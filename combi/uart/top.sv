==> flow/design.v <==
module uart_tx_8n1
    #(parameter BAUDRATE=9600, CLKRATE=25000000)
    (
    clk,         
    txbyte,      
    senddata,    
    txdone,      
    tx           
    );
    input clk;
    input[7:0] txbyte;
    input senddata;
    output txdone;
    output tx;
    wire baud_en;
    assign baud_en = baud_count == 32'b0;
    reg [31:0] baud_count;
    parameter baud_period = (CLKRATE / BAUDRATE);
    always @ (posedge clk) begin
      baud_count <= baud_count + 1;
      if (baud_count == baud_period) begin
        baud_count <= 32'b0;
      end
    end
    parameter STATE_IDLE=8'd0;
    parameter STATE_STARTTX=8'd1;
    parameter STATE_TXING=8'd2;
    parameter STATE_TXDONE=8'd3;
    reg[7:0] state=8'b0;
    reg[7:0] buf_tx=8'b0;
    reg[7:0] bits_sent=8'b0;
    reg txbit=1'b1;
    reg txdone=1'b0;
    assign tx=txbit;
    always @ (posedge clk) begin
        if (senddata == 1 && state == STATE_IDLE) begin
            state <= STATE_STARTTX;
            buf_tx <= txbyte;
            txdone <= 1'b0;
        end else if (state == STATE_IDLE) begin
            txbit <= 1'b1;
            txdone <= 1'b0;
        end
        if (state == STATE_STARTTX && baud_en) begin
            txbit <= 1'b0;
            state <= STATE_TXING;
        end
        if (state == STATE_TXING && bits_sent < 8'd8 && baud_en) begin
            txbit <= buf_tx[0];
            buf_tx <= buf_tx>>1;
            bits_sent = bits_sent + 1;
        end else if (state == STATE_TXING && baud_en) begin
            txbit <= 1'b1;
            bits_sent <= 8'b0;
            state <= STATE_TXDONE;
        end
        if (state == STATE_TXDONE) begin
            txdone <= 1'b1;
            state <= STATE_IDLE;
        end
    end
endmodule
module top (
    clk, 
    TX, 
    );
    input clk;
    output TX;
    reg clk_1 = 0;
    reg [31:0] cntr_1 = 32'b0;
    parameter period_1 = 12500000;
    parameter ASCII_0 = 8'd48;
    parameter ASCII_9 = 8'd57;
    reg [7:0] uart_txbyte = ASCII_0;
    reg uart_send = 1'b1;
    wire uart_txed;
    reg ledval = 0;
    uart_tx_8n1 #(.BAUDRATE(1152000)) transmitter (
        .clk (clk),
        .txbyte (uart_txbyte),
        .senddata (uart_send),
        .txdone (uart_txed),
        .tx (TX),
    );
    assign LED=ledval;
    always @ (posedge clk) begin
        cntr_9600 <= cntr_9600 + 1;
        if (cntr_9600 == period_9600) begin
            clk_9600 <= ~clk_9600;
            cntr_9600 <= 32'b0;
        end
        cntr_1 <= cntr_1 + 1;
        if (cntr_1 == period_1) begin
            clk_1 <= ~clk_1;
            cntr_1 <= 32'b0;
        end
    end
    always @ (posedge clk ) begin
        ledval <= ~ledval;
        if (uart_txed) begin
          if (uart_txbyte == ASCII_9) begin
              uart_txbyte <= ASCII_0;
          end else begin
              uart_txbyte <= uart_txbyte + 1;
          end
        end
    end
endmodule
[Tool chain data of top]
What the tools print for top, step after step.
Line numbers count from 1 in the design file above.
Library cell names are shortened.
Not given: -
Design
  top module: top
  clock: clk
  library: sky130hd
  corner: tt_025C_1v80

[Elaborated design]
Counts by Yosys on the flattened word-level netlist (proc, flatten, opt, wreduce; memories kept). Register bits leave out memories and registers merged into their read ports (data or address). Print and check cells are left out. Cells with the same type and inputs are merged into one.
Bit counts
  flip-flop bits (word level): 66
  bits of input ports: 1
Cells by class
  add/subtract/negate cells: 3
  $lt $le $gt $ge: 1
  equality and inequality tests: 5
  multiplexer cells: 12
  reduce/logical cells: 9
Operator list (number)
  8-bit two-way mux: 7
  32-bit by 1-bit adder with 32-bit output with constant B: 1
  32-bit by 5-bit equality test with 1-bit output with constant B: 1
  32-bit zero test: 1
  8-bit by 1-bit adder with 8-bit output with constant B: 2
  8-bit by 2-bit equality test with 1-bit output with constant B: 2
  8-bit by 1-bit equality test with 1-bit output with constant B: 1
  8-bit by 4-bit < comparator with 1-bit output with constant B: 1
  8-bit by 6-bit equality test with 1-bit output with constant B: 1
  8-bit zero test: 1
  7-bit two-way mux: 1
  1-bit logical AND: 4
  2-bit nonzero test: 2
  1-bit two-way mux: 4
  3-bit nonzero test: 1

[Depth]
Yosys ltp: most cells in a row. Word level: on the elaborated netlist, between registers, memories and ports. Mapped: between sequential cells and ports; inverters and the memories' decode and read muxes count.
Logic depth
  word-level depth: 5
  ABC_AREA: 1
  mapped depth: 10

[After synthesis]
The flow's flattened synthesis, as Yosys stat reports it; memories are mapped. The netlist is that of the ABC_AREA named above (0 if unset); the other value can give another one.
Cell types
  dfxtp_1: number 42, total area 840.806 um^2
  edfxtp_1: number 24, total area 720.691 um^2
  nand2_1: number 77, total area 289.027 um^2
  nor2_1: number 70, total area 262.752 um^2
  xor2_1: number 26, total area 227.718 um^2
  inv_1: number 37, total area 138.883 um^2
  xnor2_1: number 9, total area 78.826 um^2
  ha_1: number 6, total area 75.072 um^2
  nand3_1: number 13, total area 65.062 um^2
  o21ai_2: number 7, total area 61.309 um^2
  nor3_1: number 12, total area 60.058 um^2
  nor3_2: number 5, total area 50.048 um^2
  nand4_1: number 6, total area 37.536 um^2
  nor2_2: number 6, total area 37.536 um^2
  nand2_2: number 5, total area 31.28 um^2
  a21oi_1: number 5, total area 25.024 um^2
  buf_6: number 2, total area 22.522 um^2
  nand3_2: number 2, total area 20.019 um^2
Not listed: further types 12, cells in them 18.
Mapped netlist
  cells in the netlist: 372
  synthesis area: 3156.8 um^2
  sequential part of the area: 1561.5 um^2
  flip-flops: 66
  buffers: 8

[Worst setup path after synthesis]
OpenSTA on the mapped netlist: ideal clock, no wires. The path of least setup slack (recovery checks aside). Input and output delay are each 20% of the period. Register names are those of the netlist, which keeps one name where synthesis merged equal registers.
Timing after synthesis
  kind: register to register
  start point: reg transmitter.baud_count[0]
  end point: reg transmitter.buf_tx[0]
  period: 3970 ps
  library setup time: 381 ps
  arrival: 1466 ps
  setup slack: 2123 ps
  delay of the path: 1847 ps
  driving pins on the path: 10
  path buffers: 1
  synthesis period reached: 1847 ps
"delay of the path" is the arrival time less input delay plus setup time.
"driving pins on the path" counts driving pins, that of a launching flip-flop among them; a cell with two outputs on the path counts twice.
"synthesis period reached" is the clock period less the worst setup slack; recovery checks do not enter. This is arithmetic on one report: input and output delays are still those of the set period (20% each).
The rows between start and end are the longest chain of elaborated cells between them; the timing report does not say that the signal goes this way. Where chains are equally long, one stands for them.
Each line given opens the expression or statement behind the cell; cells for indexed reads and writes are added by Yosys, which also makes memories of some case tables.
The path ends at the enable pin of a flip-flop; only ways to that pin are counted.
Between the ends, after synthesis
  cells stage by stage: dfxtp_1 -> inv_1 -> ha_1 -> nand2_1 -> nor2_1 -> nand2_1 -> nor2_2 -> nand3_2 -> buf_6 -> o21ai_0
  length of the longest elaborated chain: 3
Ends and longest elaborated chain, after synthesis
  from (decl): RTL line 17  | reg [31:0] baud_count;
  from (assign): RTL line 20  | baud_count <= baud_count + 1;
  from (assign): RTL line 22  | baud_count <= 32'b0;
  32-bit zero test: RTL line 16  | assign baud_en = baud_count == 32'b0;
  1-bit logical AND: RTL line 48  | if (state == STATE_TXING && bits_sent < 8'd8 && baud_en) begin
  2-bit nonzero test
  to (assign): RTL line 38  | buf_tx <= txbyte;
  to (assign): RTL line 50  | buf_tx <= buf_tx>>1;
  to (decl): RTL line 30  | reg[7:0] buf_tx=8'b0;

[Timing after layout]
From the final timing report of run 1: the path of least setup slack in the routed layout; clock arrival at registers is part of the times.
The path's times are printed in steps of 10 ps; the period is the one set.
Timing after layout
  kind: register to register
  start point: reg transmitter.baud_count[28]
  end point: reg transmitter.buf_tx[2]
  period: 2280 ps
  library setup time: 370 ps
  arrival: 1770 ps
  setup slack: 480 ps
  driving pins on the path: 8
  path buffers: 0
The rows between start and end are the longest chain of elaborated cells between them; the timing report does not say that the signal goes this way. Where chains are equally long, one stands for them.
The path ends at the enable pin of a flip-flop; only ways to that pin are counted.
Between the ends, after layout
  cells stage by stage: dfxtp_1 -> nor2_1 -> nand2_1 -> nor2_1 -> nand2_1 -> nor2_2 -> nand3_2 -> o21ai_0
  length of the longest elaborated chain: 3
Ends and longest elaborated chain, after layout
  from (decl): RTL line 17  | reg [31:0] baud_count;
  from (assign): RTL line 20  | baud_count <= baud_count + 1;
  from (assign): RTL line 22  | baud_count <= 32'b0;
  32-bit zero test: RTL line 16  | assign baud_en = baud_count == 32'b0;
  1-bit logical AND: RTL line 48  | if (state == STATE_TXING && bits_sent < 8'd8 && baud_en) begin
  2-bit nonzero test
  to (assign): RTL line 38  | buf_tx <= txbyte;
  to (assign): RTL line 50  | buf_tx <= buf_tx>>1;
  to (decl): RTL line 30  | reg[7:0] buf_tx=8'b0;

Wiki page: top / flow data

Settings and measured results of 2 stored flow runs for module top (sky130hd), not sorted in any way. The constraints put input and output delay at 20% of the set period each and load the outputs with 0.01 pF.
"reached clock period" is the run's clock period less its worst setup slack. It is reckoned from that one timing run; input and output delays stay at 20% of the period that was set.
"time used up by the worst setup path" is the time allowed to the run's worst setup path (the clock period less input and output delay, where it has them) less its slack. Clock arrival times count: a late capture clock shortens it, a late launch clock lengthens it.
"power consumption" rests on the timing tool's default activity at the inputs, not on a simulated workload.
"time used up by the worst setup path" is known to 10 ps.

==> run 1: settings <==
{ "period_ns": 2.28, "CORE_UTILIZATION": 65, "PLACE_DENSITY": 0.62, "TNS_END_PERCENT": 25, "ABC_AREA": 1, "GPL_ROUTABILITY_DRIVEN": 1, "CTS_CLUSTER_SIZE": 78, "CTS_CLUSTER_DIAMETER": 372, "CAP_MARGIN": 20, "MIN_ROUTING_LAYER": "met1", "MAX_ROUTING_LAYER": "met5", "CORE_MARGIN": 2, "SLEW_MARGIN": 20 }
==> run 1: results <==
standard-cell area after layout: 3455.8 um^2
reached clock period: 1800 ps
time used up by the worst setup path: 1800 ps
worst path kind: register to register
area of the die: 5430.2 um^2
cell area after synthesis: 3156.8 um^2
final utilization: 0.737
final setup TNS: 0 ps
lowest setup slack: 480 ps
power consumption: 2397 uW
final worst hold slack: 354 ps

==> run 2: settings <==
{ "period_ns": 1.43, "CORE_UTILIZATION": 15, "SETUP_SLACK_MARGIN": -0.11, "PLACE_DENSITY_LB_ADDON": 0.05, "CELL_PAD_IN_SITES_GLOBAL_PLACEMENT": 2, "CELL_PAD_IN_SITES_DETAIL_PLACEMENT": 1, "CTS_CLUSTER_SIZE": 52, "CTS_CLUSTER_DIAMETER": 302, "SLEW_MARGIN": 30, "MAX_ROUTING_LAYER": "met4", "CAP_MARGIN": 20, "CORE_MARGIN": 2 }
==> run 2: results <==
reached clock period: 1905 ps
final setup TNS: -15380 ps
power consumption: 4131 uW
cell area after synthesis: 2849.0 um^2
final utilization: 0.252
lowest setup slack: -475 ps
time used up by the worst setup path: 1910 ps
worst path kind: register to register
standard-cell area after layout: 4697.0 um^2
final worst hold slack: 352 ps
area of the die: 20111.5 um^2
